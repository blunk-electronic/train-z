==> flow/design.v <==
`timescale 1ns / 1ps
module prescaler (clk,qa,qb,qc,qd,qe,qf);
output qd;
output qc;
output qb;
output qa;
output qe;
output qf;
input  clk;
reg [13:0] ct;
assign qf = ct[13];  
assign qe = ct[9];	 
assign qd = ct[6];
assign qc = ct[5];
assign qb = ct[1];
assign qa = ct[0];   
always @(posedge clk)
	begin
			ct <= ct + 1;
	end
endmodule 
## Tool chain data of prescaler

Tool output for the design above, in the order of the flow.
Lines are those of the file above, counted from 1.
Operators carry their Yosys type and port widths (W data, S select, Z words).
Cell names lack the library's common part.
The mark -- stands for no value.

| set-up | value |
|---|---|
| top | prescaler |
| clock | clk |
| library | sky130hd |
| timing corner | tt_025C_1v80 |

## Word level

Source: Yosys, flattened and elaborated, memories not mapped. Widths are those after wreduce; folded enables and synchronous resets count as part of the registers. Registers that Yosys merges into a memory's read port (data or address) are not register bits. Print and check cells do not count. Equal cells are merged and count once.

| word-level totals | value |
|---|---|
| register bits after elaboration | 14 |
| bits in latches | 0 |
| bits in writable memories | 0 |
| bits in read-only memories | 0 |
| clocked read ports x word width | 0 |
| memories | 0 |
| input port bits | 1 |
| output and inout bits | 6 |
| word-level cells | 2 |

| operators by class | value |
|---|---|
| add/sub/neg operators | 1 |
| multiply operators | 0 |
| div/mod/pow operators | 0 |
| $lt $le $gt $ge | 0 |
| equality and inequality tests | 0 |
| shift-type cells | 0 |
| muxes and demuxes | 0 |
| bitwise logic cells | 0 |
| reductions and logical operators | 0 |

Operators by type and width:

| kind | count |
|---|---|
| $add A14 B1 Y14 const B | 1 |

## Longest topological paths

Yosys ltp: most cells in a row. Word level: on the elaborated netlist, between registers, memories and ports. Mapped: between sequential cells and ports; inverters and the memories' decode and read muxes count.

| logic depth | value |
|---|---|
| depth after elaboration | 1 |
| ABC_AREA | 0 |
| gate-level depth with buffers | 4 |
| mapped depth without buffers | 4 |

## Mapped cells and area

Source: synth_stat.txt of the flow (Yosys; design flattened, memories mapped). It holds for the ABC_AREA given above (unset counts as 0); a run with the other value may have another netlist.
The area totals of this step are shown rounded.

Cells by type:

| type | count | area in all (µm²) |
|---|---|---|
| dfxtp_1 | 14 | 280.269 |
| xor2_1 | 9 | 78.826 |
| xnor2_1 | 3 | 26.275 |
| nand4_1 | 4 | 25.024 |
| nor4_2 | 2 | 25.024 |
| nor3_1 | 4 | 20.019 |
| nand2_1 | 4 | 15.014 |
| nand3_1 | 3 | 15.014 |
| ha_1 | 1 | 12.512 |
| nor2_1 | 3 | 11.261 |
| nand3_2 | 1 | 10.01 |
| inv_1 | 2 | 7.507 |

| synthesis totals | value |
|---|---|
| cells in the netlist | 50 |
| cell area after synthesis | 530 µm² |
| sequential area | 280 µm² |
| mapped flip-flops | 14 |
| buffer cells | 0 |

## Worst setup path after synthesis

Path of least setup slack by OpenSTA after synthesis, without wires, with an ideal clock, recovery checks aside; 20% of the period is set as input and as output delay. Where synthesis merged equal registers, the netlist keeps one of their names.

| path post-synthesis | value |
|---|---|
| path kind | reg2reg |
| start | register ct[0] |
| end | register ct[12] |
| period | 1.35 ns |
| setup time | 0.072 ns |
| time at the first pin | 0.000 ns |
| data arrival time | 1.113 ns |
| data required time | 1.278 ns |
| path slack | 0.165 ns |
| delay of the path | 1.185 ns |
| stages | 5 |
| buffers on the path | 0 |
| synthesis period reached | 1.185 ns |

"delay of the path" = arrival - input delay + setup time.
"stages": output pins that drive a net of the path, with the launching flip-flop's if there is one; two outputs of one cell count as two.
"synthesis period reached" is the clock period less the worst setup slack; recovery checks do not enter. This is arithmetic on one report: input and output delays are still those of the set period (20% each).
The rows between start and end are the longest chain of elaborated cells between them; the timing report does not say that the signal goes this way. Where chains are equally long, one stands for them.
A line is the first line of the expression or statement that the cell stems from. Yosys adds cells for indexed reads and writes and turns some case tables into memories.

| on the way, post-synthesis | value |
|---|---|
| cells stage by stage | dfxtp_1 ha_1 nand4_1 nor3_1 xor2_1 |
| cells in the longest elaborated chain | 1 |
| elaborated cells on any way between the ends | 1 |
| RTL lines with such cells | 1 |
| classes of those cells | add/sub: 1 |

RTL lines, path post-synthesis:

| element | RTL line | RTL |
|---|---|---|
| start, declared | 10 | `reg [13:0] ct;` |
| start, assigned | 19 | `ct <= ct + 1;` |
| $add A14 B1 Y14 | 19 |  |
| end, assigned | 19 |  |
| end, declared | 10 |  |

## Implementation results

prescaler on sky130hd: 2 stored runs with different settings, listed in no order. Input and output delays are each 20% of the period that was set; the output load is 0.01 pF.
Settings: n/a = not set for that run.

| setting or result | flow run A | flow run B |
|---|---|---|
| period_ns | 2.06 | 0.953 |
| CORE_UTILIZATION | 72 | 67 |
| CORE_ASPECT_RATIO | 0.71 | n/a |
| CORE_MARGIN | 5 | 8 |
| TNS_END_PERCENT | 60 | 10 |
| GPL_TIMING_DRIVEN | 1 | 1 |
| GPL_ROUTABILITY_DRIVEN | 1 | n/a |
| CTS_CLUSTER_SIZE | 46 | n/a |
| CTS_CLUSTER_DIAMETER | 79 | n/a |
| CAP_MARGIN | 0 | 35 |
| SLEW_MARGIN | 40 | 5 |
| MAX_ROUTING_LAYER | met4 | n/a |
| PLACE_DENSITY_LB_ADDON | n/a | 0.1 |

Flow run A: did not finish, floorplanning stopped with PDN-0185
Flow run B: did not finish, floorplanning stopped with PDN-0185
